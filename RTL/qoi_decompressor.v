==> flow/design.v <==
module qoi_decompressor (
    input  wire        rstn,
    input  wire        clk,
    output wire        i_tready,
    input  wire        i_tvalid,
    input  wire        i_tlast,
    input  wire [31:0] i_tdata,      
    input  wire        o_tready,
    output reg         o_tvalid,
    output reg         o_tlast,
    output reg  [ 7:0] o_R, o_G, o_B,
    output wire [31:0] o_width, o_height
);
localparam [2:0] S_INIT   = 3'd0,
                 S_IDLE   = 3'd1,
                 S_WIDTH  = 3'd2,
                 S_HEIGHT = 3'd3,
                 S_2BYTE  = 3'd4,
                 S_WORK   = 3'd5,
                 S_RUN    = 3'd6;
reg  [ 2:0] state    = S_INIT;
reg         finished = 1'b0;  
reg  [ 6:0] cnt      = 7'd0;
reg  [ 5:0] run;
reg  [31:0] width, height;
assign {o_width, o_height} = {width, height};
reg  [ 1:0] rem_cnt;          
reg  [23:0] rem_bytes;        
reg         code_en = 1'b0;
reg  [31:0] code;
wire [55:0] m_bytes = (rem_cnt == 2'd0) ? {24'h0, i_tdata                 } :
                      (rem_cnt == 2'd1) ? {16'h0, i_tdata, rem_bytes[ 7:0]} :
                      (rem_cnt == 2'd2) ? { 8'h0, i_tdata, rem_bytes[15:0]} :
                                          {       i_tdata, rem_bytes      } ;
reg  [ 2:0] consume_cnt;    
always @(*) begin
    if      (m_bytes[7:6] == 2'b00) consume_cnt = 3'd1;   
    else if (m_bytes[7:6] == 2'b01) consume_cnt = 3'd1;   
    else if (m_bytes[7:6] == 2'b10) consume_cnt = 3'd2;   
    else if (m_bytes[5:0] <  6'h3E) consume_cnt = 3'd1;   
    else                            consume_cnt = 3'd4;   
end
wire [23:0] new_rem_bytes = (consume_cnt==3'd1) ? m_bytes[31: 8] :
                            (consume_cnt==3'd2) ? m_bytes[39:16] :
                                                  m_bytes[55:32] ;
wire is_run = (m_bytes[7:6] == 2'b11 && m_bytes[5:0] < 6'h3E);
wire enough = ({1'b0,rem_cnt} >= consume_cnt);   
always @ (posedge clk or negedge rstn)
    if (~rstn) begin
        state     <= S_INIT;
        finished  <= 1'b0;
        cnt       <= 7'd0;
        width     <= 0;
        height    <= 0;
        run       <= 6'd0;
        rem_cnt   <= 2'd0;
        rem_bytes <= 24'h0;
        code_en   <= 1'b0;
        code      <= 0;
    end else begin
        if (~o_tvalid | o_tready)
            code_en <= 1'b0;
        case (state)
            S_INIT : begin     
                if (cnt < 7'd72) begin
                    cnt <= cnt + 7'd1;
                end else begin
                    cnt <= 7'd0;
                    state <= S_IDLE;
                end
                code[5:0] <= cnt[5:0] + 6'd1;   
            end
            S_IDLE :
                if (i_tvalid && i_tdata==32'h66_69_6f_71)   
                    state <= i_tlast ? S_IDLE : S_WIDTH;
            S_WIDTH : begin
                if (i_tvalid)
                    state <= i_tlast ? S_IDLE : S_HEIGHT;
                width  <= {i_tdata[7:0], i_tdata[15:8], i_tdata[23:16], i_tdata[31:24]};
            end
            S_HEIGHT : begin
                if (i_tvalid)
                    state <= i_tlast ? S_IDLE : S_2BYTE;
                height <= {i_tdata[7:0], i_tdata[15:8], i_tdata[23:16], i_tdata[31:24]};
            end
            S_2BYTE : begin
                if (i_tvalid)
                    state <= i_tlast ? S_IDLE : S_WORK;
                rem_cnt   <= 2'd2;
                rem_bytes <= {8'h0, i_tdata[31:16]};
                finished  <= 1'b0;
            end
            S_WORK :
                if (enough) begin                
                    if  (~code_en | ~o_tvalid | o_tready) begin
                        if (is_run) begin
                            run <= m_bytes[5:0];
                            if (m_bytes[5:0]>6'd0) state <= S_RUN;
                        end
                        rem_cnt   <= rem_cnt - consume_cnt[1:0];
                        rem_bytes <= new_rem_bytes;
                        code_en   <= 1'b1;
                        code      <= m_bytes[31:0];
                    end
                end else if (~finished) begin    
                    if  (~code_en | ~o_tvalid | o_tready) begin
                        if (i_tvalid) begin
                            finished <= i_tlast;
                            if (is_run) begin
                                run <= m_bytes[5:0];
                                if (m_bytes[5:0]>6'd0) state <= S_RUN;
                            end
                            rem_cnt   <= rem_cnt - consume_cnt[1:0];
                            rem_bytes <= new_rem_bytes;
                            code_en   <= 1'b1;
                            code      <= m_bytes[31:0];
                        end
                    end
                end else begin
                    if (~code_en & ~o_tvalid)
                        state <= S_INIT;
                end
            default    :
                if (~code_en | ~o_tvalid | o_tready) begin
                    code_en   <= 1'b1;
                    if (run > 6'd1) run <= run - 6'd1;
                    else            state <= S_WORK;
                end
        endcase
    end
assign i_tready = (state == S_IDLE  ) ? 1'b1 :
                  (state == S_WIDTH ) ? 1'b1 :
                  (state == S_HEIGHT) ? 1'b1 :
                  (state == S_2BYTE ) ? 1'b1 :
                  (state == S_WORK  ) ? (~enough & ~finished & (~code_en | ~o_tvalid | o_tready)) :
                                        1'b0;
reg  [23:0] HASH_TAB [63:0];
wire [ 7:0] dR = o_R + code[5:4] - 8'd2;
wire [ 7:0] dG = o_G + code[3:2] - 8'd2;
wire [ 7:0] dB = o_B + code[1:0] - 8'd2;
wire [ 7:0] xG = o_G + code[5:0]               - 8'd32;
wire [ 7:0] xR = o_R + code[5:0] + code[15:12] - 8'd40;
wire [ 7:0] xB = o_B + code[5:0] + code[11: 8] - 8'd40;
wire [ 7:0] R, G, B;
assign {R, G, B} = (code[7] == 1'b0) ? {dR, dG, dB}  :
                   (code[6] == 1'b0) ? {xR, xG, xB}  :
                   (code[5:0]<6'h3E) ? {o_R,o_G,o_B} :
                                       {code[15:8], code[23:16], code[31:24]} ;
wire [ 5:0] hash = 6'd53 +
                   R[5:0] + {R[4:0],1'b0} +                  
                   G[5:0] + {G[3:0],2'b0} +                  
                   B[5:0] + {B[4:0],1'b0} + {B[3:0],2'b0};   
reg  [31:0] xpos, ypos;
always @ (posedge clk)
    if (state == S_INIT) begin
        HASH_TAB[code[5:0]] <= 24'h0;
        {o_R, o_G, o_B} <= 24'h0;
        xpos <= 1;
        ypos <= 1;
        o_tvalid <= 1'b0;
        o_tlast  <= 1'b0;
    end else if (~o_tvalid | o_tready) begin
        o_tvalid <= code_en && (ypos <= height);
        if (code_en) begin
            o_tlast <= (ypos == height) && (xpos == width);
            if (xpos < width) begin
                xpos <= xpos + 1;
            end else begin
                xpos <= 1;
                ypos <= (ypos<=height) ? (ypos+1) : ypos;
            end
            if (code[7:6] == 2'd0) begin
                {o_R, o_G, o_B} <= HASH_TAB[code[5:0]];
            end else begin
                {o_R, o_G, o_B} <= {R, G, B};
                HASH_TAB[hash]  <= {R, G, B};
            end
        end
    end
endmodule
# Reports on qoi_decompressor
# Tool output for the design above, in the order of the flow.
# Lines are those of the file above, counted from 1.
# Operators: Yosys type, input widths -> output width; for muxes data width and select width s.
# The mark n/a stands for no value.
dict set report inputs {
  top {qoi_decompressor}
  clk_port {clk}
  cell_library {sky130hd}
  pvt_corner {tt_025C_1v80}
}

# Elaborated design
# Yosys after proc, flatten, opt, wreduce and memory -nomap, before mapping. Memory bits, and registers merged into a memory's read port (data or address), are not among the register bits. Print and check cells are not counted. Equal cells are merged and count once.
# Memory sizes are those after Yosys's memory passes, which may raise the word count (mostly to a power of two), join words into wider ones and drop unused or constant bits.
dict set report word_totals {
  ff_bits 230
  latchBits 0
  inputBits 37
  mem_bits_rw 1536
  rom_bits 0
  clocked_rd_ports_x_width 0
  mem_count 1
  out_inout_bits 91
}
dict set report op_classes {
  reduce_and_logical 23
  n_cmp 8
  mul 0
  mux 103
  n_div 0
  n_shift 0
  logic 12
  equal 30
  add_sub_neg 27
}
# memory size word_bits read_ports wr line_no
set mem_list {}
lappend mem_list {HASH_TAB 64 24 1 1 137} ;# reg  [23:0] HASH_TAB [63:0];
# operator n
set op_table {}
lappend op_table {{$mux 24} 15}
lappend op_table {{$mux 56} 3}
lappend op_table {{$mux 26} 5}
lappend op_table {{$mux 6} 19}
lappend op_table {{$add 32x1->32 const B} 2}
lappend op_table {{$eq 32x32->1} 2}
lappend op_table {{$mux 3} 21}
lappend op_table {{$pmux 24 s2} 1}
lappend op_table {{$add 6x6->6} 6}
lappend op_table {{$eq 32x31->1 const B} 1}
lappend op_table {{$le 32x32->1} 1}
lappend op_table {{$lt 32x32->1} 1}
lappend op_table {{$mux 32} 1}
lappend op_table {{$reduce_or 24->1} 1}
lappend op_table {{$add 8x2->8} 3}
lappend op_table {{$sub 8x2->8 const B} 3}
lappend op_table {{$add 8x6->8} 3}
lappend op_table {{$sub 8x6->8 const B} 3}
lappend op_table {{$pmux 6 s2} 2}
lappend op_table {{$mux 8} 3}
lappend op_table {{$mux 1} 21}
lappend op_table {{$pmux 3 s6} 1}
lappend op_table {{$reduce_and 4->1} 4}
lappend op_table {{$add 8x4->8} 2}
lappend op_table {{$ne 2x2->1 const B} 7}
lappend op_table {{$mux 2} 7}
lappend op_table {{$ne 3x3->1 const B} 4}
lappend op_table {{$gt 6x1->1 const B} 2}
# Not listed: further kinds 31, cells in them 59.

# Longest topological paths
# Depth = most cells in a row (Yosys ltp): at word level without a register or memory, in the mapped netlist without a sequential cell, where the memories' decode and read muxes count.
dict set report logic_depth {
  ltp_word 18
  ABC_AREA 0
  depth_mapped 31
  mapped_depth_nobuf 28
}

# After synthesis
# The flow's flattened synthesis, as Yosys stat reports it; memories are mapped. The netlist is that of the ABC_AREA named above (0 if unset); the other value can give another one.
# cell_type n area_total_um2
set by_type {}
lappend by_type {sky130_fd_sc_hd__edfxtp_1 1536 4.61E+04}
lappend by_type {sky130_fd_sc_hd__mux4_2 504 1.14E+04}
lappend by_type {sky130_fd_sc_hd__dfrtp_1 140 3503.36}
lappend by_type {sky130_fd_sc_hd__ha_1 149 1.86E+03}
lappend by_type {sky130_fd_sc_hd__dfxtp_1 90 1.8E+03}
lappend by_type {sky130_fd_sc_hd__nor2_1 233 874.589}
lappend by_type {sky130_fd_sc_hd__o21ai_0 152 760.73}
lappend by_type {sky130_fd_sc_hd__nand2_1 200 750.72}
lappend by_type {sky130_fd_sc_hd__mux2_2 61 686.909}
lappend by_type {sky130_fd_sc_hd__a21oi_1 135 675.648}
lappend by_type {sky130_fd_sc_hd__inv_1 170 638.112}
lappend by_type {sky130_fd_sc_hd__mux2i_1 59 590.566}
lappend by_type {sky130_fd_sc_hd__fa_1 27 540.518}
lappend by_type {sky130_fd_sc_hd__clkbuf_1 128 480.461}
lappend by_type {sky130_fd_sc_hd__xnor2_1 45 394.128}
lappend by_type {sky130_fd_sc_hd__xor2_1 45 394.128}
lappend by_type {sky130_fd_sc_hd__nand3_1 61 305.293}
lappend by_type {sky130_fd_sc_hd__a21o_1 35 262.752}
# Not listed: further types 62, cells in them 416.
dict set report mapped {
  flip_flops 1766
  sequential_area_um2 51429.3
  yosys_area_um2 74893.1
  cell_count 4186
}

# Path before layout
# Path of least setup slack by OpenSTA after synthesis, without wires, with an ideal clock, recovery checks aside; 20% of the period is set as input and as output delay. Where synthesis merged equal registers, the netlist keeps one of their names.
dict set report synth_timing {
  path_type {register to register}
  from {reg code[2]}
  to {mem HASH_TAB[0][0]}
  path_delay_ns 8.456
  t_arrival_ns 8.051
  driving_pins 31
  launch_ns 0.000
  n_path_buf 3
  required_time_ns 9.315
  path_slack_ns 1.265
  setup_time_ns 0.405
  period_ns 9.72
  period_less_setup_slack_ns 8.455
}
# "path_delay_ns" = arrival - input delay + setup time.
# "driving_pins" counts driving pins, that of a launching flip-flop among them; a cell with two outputs on the path counts twice.
# "period_less_setup_slack_ns" is the clock period less the worst setup slack; recovery checks do not enter. This is arithmetic on one report: input and output delays are still those of the set period (20% each).
# The rows between start and end are the longest chain of elaborated cells between them; the timing report does not say that the signal goes this way. Where chains are equally long, one stands for them.
# Each line given opens the expression or statement behind the cell; cells for indexed reads and writes are added by Yosys, which also makes memories of some case tables.
# A register here has more assigning lines than the two given.
# The path ends at the enable pin of a flip-flop; only ways to that pin are counted.
dict set report synth_between {
  path_cell_list {sky130_fd_sc_hd__dfrtp_1 > sky130_fd_sc_hd__buf_2 > sky130_fd_sc_hd__buf_1 > sky130_fd_sc_hd__clkbuf_1 > sky130_fd_sc_hd__inv_1 > sky130_fd_sc_hd__fa_1 > sky130_fd_sc_hd__inv_1 > sky130_fd_sc_hd__ha_1 > sky130_fd_sc_hd__ha_1 > sky130_fd_sc_hd__inv_1 > sky130_fd_sc_hd__fa_1 > sky130_fd_sc_hd__xor2_1 > sky130_fd_sc_hd__o21ai_0 > sky130_fd_sc_hd__o32ai_2 > sky130_fd_sc_hd__fa_1 > sky130_fd_sc_hd__inv_1 > sky130_fd_sc_hd__ha_1 > sky130_fd_sc_hd__inv_1 > sky130_fd_sc_hd__fa_1 > sky130_fd_sc_hd__inv_1 > sky130_fd_sc_hd__fa_1 > sky130_fd_sc_hd__inv_1 > sky130_fd_sc_hd__fa_1 > sky130_fd_sc_hd__xnor2_1 > sky130_fd_sc_hd__xnor2_1 > sky130_fd_sc_hd__xnor2_1 > sky130_fd_sc_hd__xnor2_1 > sky130_fd_sc_hd__xnor2_1 > sky130_fd_sc_hd__xor3_1 > sky130_fd_sc_hd__a32oi_2 > sky130_fd_sc_hd__nor2_1}
  elab_chain_cells 17
  cone_cells 27
}
# item line_no
set synth_rtl {}
lappend synth_rtl {{start, declared} 30} ;# reg  [31:0] code;
lappend synth_rtl {{start, assigned} 71} ;# code[5:0] <= cnt[5:0] + 6'd1;
lappend synth_rtl {{start, assigned} 103} ;# code      <= m_bytes[31:0];
lappend synth_rtl {{$add 8x6->8} 142} ;# wire [ 7:0] xR = o_R + code[5:0] + code[15:12] - 8'd40;
lappend synth_rtl {{$add 8x4->8} 142}
lappend synth_rtl {{$sub 8x6->8} 142}
lappend synth_rtl {{$mux 24} 146} ;# (code[6] == 1'b0) ? {xR, xG, xB}  :
lappend synth_rtl {{$mux 24} 145} ;# assign {R, G, B} = (code[7] == 1'b0) ? {dR, dG, dB}  :
lappend synth_rtl {{$add 6x6->6 x7} 149} ;# wire [ 5:0] hash = 6'd53 +
lappend synth_rtl {{$mux 6} 172} ;# if (code[7:6] == 2'd0) begin
lappend synth_rtl {{$mux 6} 164} ;# if (code_en) begin
lappend synth_rtl {{$mux 6} 162} ;# end else if (~o_tvalid | o_tready) begin
lappend synth_rtl {{$mux 6} 155} ;# if (state == S_INIT) begin
lappend synth_rtl {{$mux 6} n/a}
lappend synth_rtl {{end, declared} 137} ;# reg  [23:0] HASH_TAB [63:0];

# Path in the finished layout
# From the final timing report of run A: the path of least setup slack in the routed layout; clock arrival at registers is part of the times.
dict set report layout_timing {
  path_type {register to register}
  from {reg code[2]}
  to {mem HASH_TAB[49][10]}
  launch_ns 0.82
  period_ns 9.43
  path_slack_ns 1.25
  required_time_ns 9.90
  n_path_buf 0
  t_arrival_ns 8.65
  driving_pins 28
  setup_time_ns 0.33
}
# The rows between start and end are the longest chain of elaborated cells between them; the timing report does not say that the signal goes this way. Where chains are equally long, one stands for them.
# A register here has more assigning lines than the two given.
# The path ends at the enable pin of a flip-flop; only ways to that pin are counted.
dict set report layout_between {
  path_cell_list {sky130_fd_sc_hd__dfrtp_4 > sky130_fd_sc_hd__inv_1 > sky130_fd_sc_hd__fa_1 > sky130_fd_sc_hd__inv_1 > sky130_fd_sc_hd__ha_1 > sky130_fd_sc_hd__ha_1 > sky130_fd_sc_hd__inv_1 > sky130_fd_sc_hd__fa_1 > sky130_fd_sc_hd__mux2i_1 > sky130_fd_sc_hd__a21oi_1 > sky130_fd_sc_hd__inv_1 > sky130_fd_sc_hd__ha_1 > sky130_fd_sc_hd__inv_1 > sky130_fd_sc_hd__fa_1 > sky130_fd_sc_hd__fa_1 > sky130_fd_sc_hd__fa_1 > sky130_fd_sc_hd__inv_1 > sky130_fd_sc_hd__ha_1 > sky130_fd_sc_hd__inv_1 > sky130_fd_sc_hd__fa_1 > sky130_fd_sc_hd__xnor2_1 > sky130_fd_sc_hd__xnor2_1 > sky130_fd_sc_hd__xnor2_1 > sky130_fd_sc_hd__xnor2_1 > sky130_fd_sc_hd__xnor2_1 > sky130_fd_sc_hd__xnor3_2 > sky130_fd_sc_hd__a32oi_4 > sky130_fd_sc_hd__nor2_4}
  elab_chain_cells 17
  cone_cells 27
}
# item line_no
set layout_rtl {}
lappend layout_rtl {{start, declared} 30} ;# reg  [31:0] code;
lappend layout_rtl {{start, assigned} 71} ;# code[5:0] <= cnt[5:0] + 6'd1;
lappend layout_rtl {{start, assigned} 103} ;# code      <= m_bytes[31:0];
lappend layout_rtl {{$add 8x6->8} 142} ;# wire [ 7:0] xR = o_R + code[5:0] + code[15:12] - 8'd40;
lappend layout_rtl {{$add 8x4->8} 142}
lappend layout_rtl {{$sub 8x6->8} 142}
lappend layout_rtl {{$mux 24} 146} ;# (code[6] == 1'b0) ? {xR, xG, xB}  :
lappend layout_rtl {{$mux 24} 145} ;# assign {R, G, B} = (code[7] == 1'b0) ? {dR, dG, dB}  :
lappend layout_rtl {{$add 6x6->6 x7} 149} ;# wire [ 5:0] hash = 6'd53 +
lappend layout_rtl {{$mux 6} 172} ;# if (code[7:6] == 2'd0) begin
lappend layout_rtl {{$mux 6} 164} ;# if (code_en) begin
lappend layout_rtl {{$mux 6} 162} ;# end else if (~o_tvalid | o_tready) begin
lappend layout_rtl {{$mux 6} 155} ;# if (state == S_INIT) begin
lappend layout_rtl {{$mux 6} n/a}
lappend layout_rtl {{end, declared} 137} ;# reg  [23:0] HASH_TAB [63:0];

; Design qoi_decompressor on sky130hd. What follows are 2 stored runs of the flow, each under its own settings; their order means nothing. The constraints put input and output delay at 20% of the set period each and load the outputs with 0.01 pF.
; "achieved_period_ns" means the clock period less the worst setup slack. The figure is calculated, with input and output delays left at 20% of the set period.
; "totalPower_mw" is the tool's figure for a default switching activity; nothing was simulated.

[run A: settings]
period_ns = 9.43
CORE_UTILIZATION = 46
PLACE_DENSITY_LB_ADDON = 0.01
GPL_ROUTABILITY_DRIVEN = 0
CAP_MARGIN = 20
CORE_MARGIN = 2
SLEW_MARGIN = 20
[run A: results]
yosys.chip_area_um2 = 74893.1
die_um2 = 166056.0
final_util_pct = 52.7
timing.setup.ws_ns = 1.251
final_hold_ws_ns = 0.476
totalPower_mw = 15.976
achieved_period_ns = 8.179

[run B: settings]
period_ns = 6.84
CORE_UTILIZATION = 71
SETUP_SLACK_MARGIN = 1.1
PLACE_DENSITY_LB_ADDON = 0.16
CORE_MARGIN = 10
CELL_PAD_IN_SITES_GLOBAL_PLACEMENT = 3
TNS_END_PERCENT = 90
CTS_CLUSTER_SIZE = 21
CTS_CLUSTER_DIAMETER = 199
CAP_MARGIN = 35
MAX_ROUTING_LAYER = met5
SLEW_MARGIN = 20
[run B: results]
outcome = no results, placement failed with FLW-0024
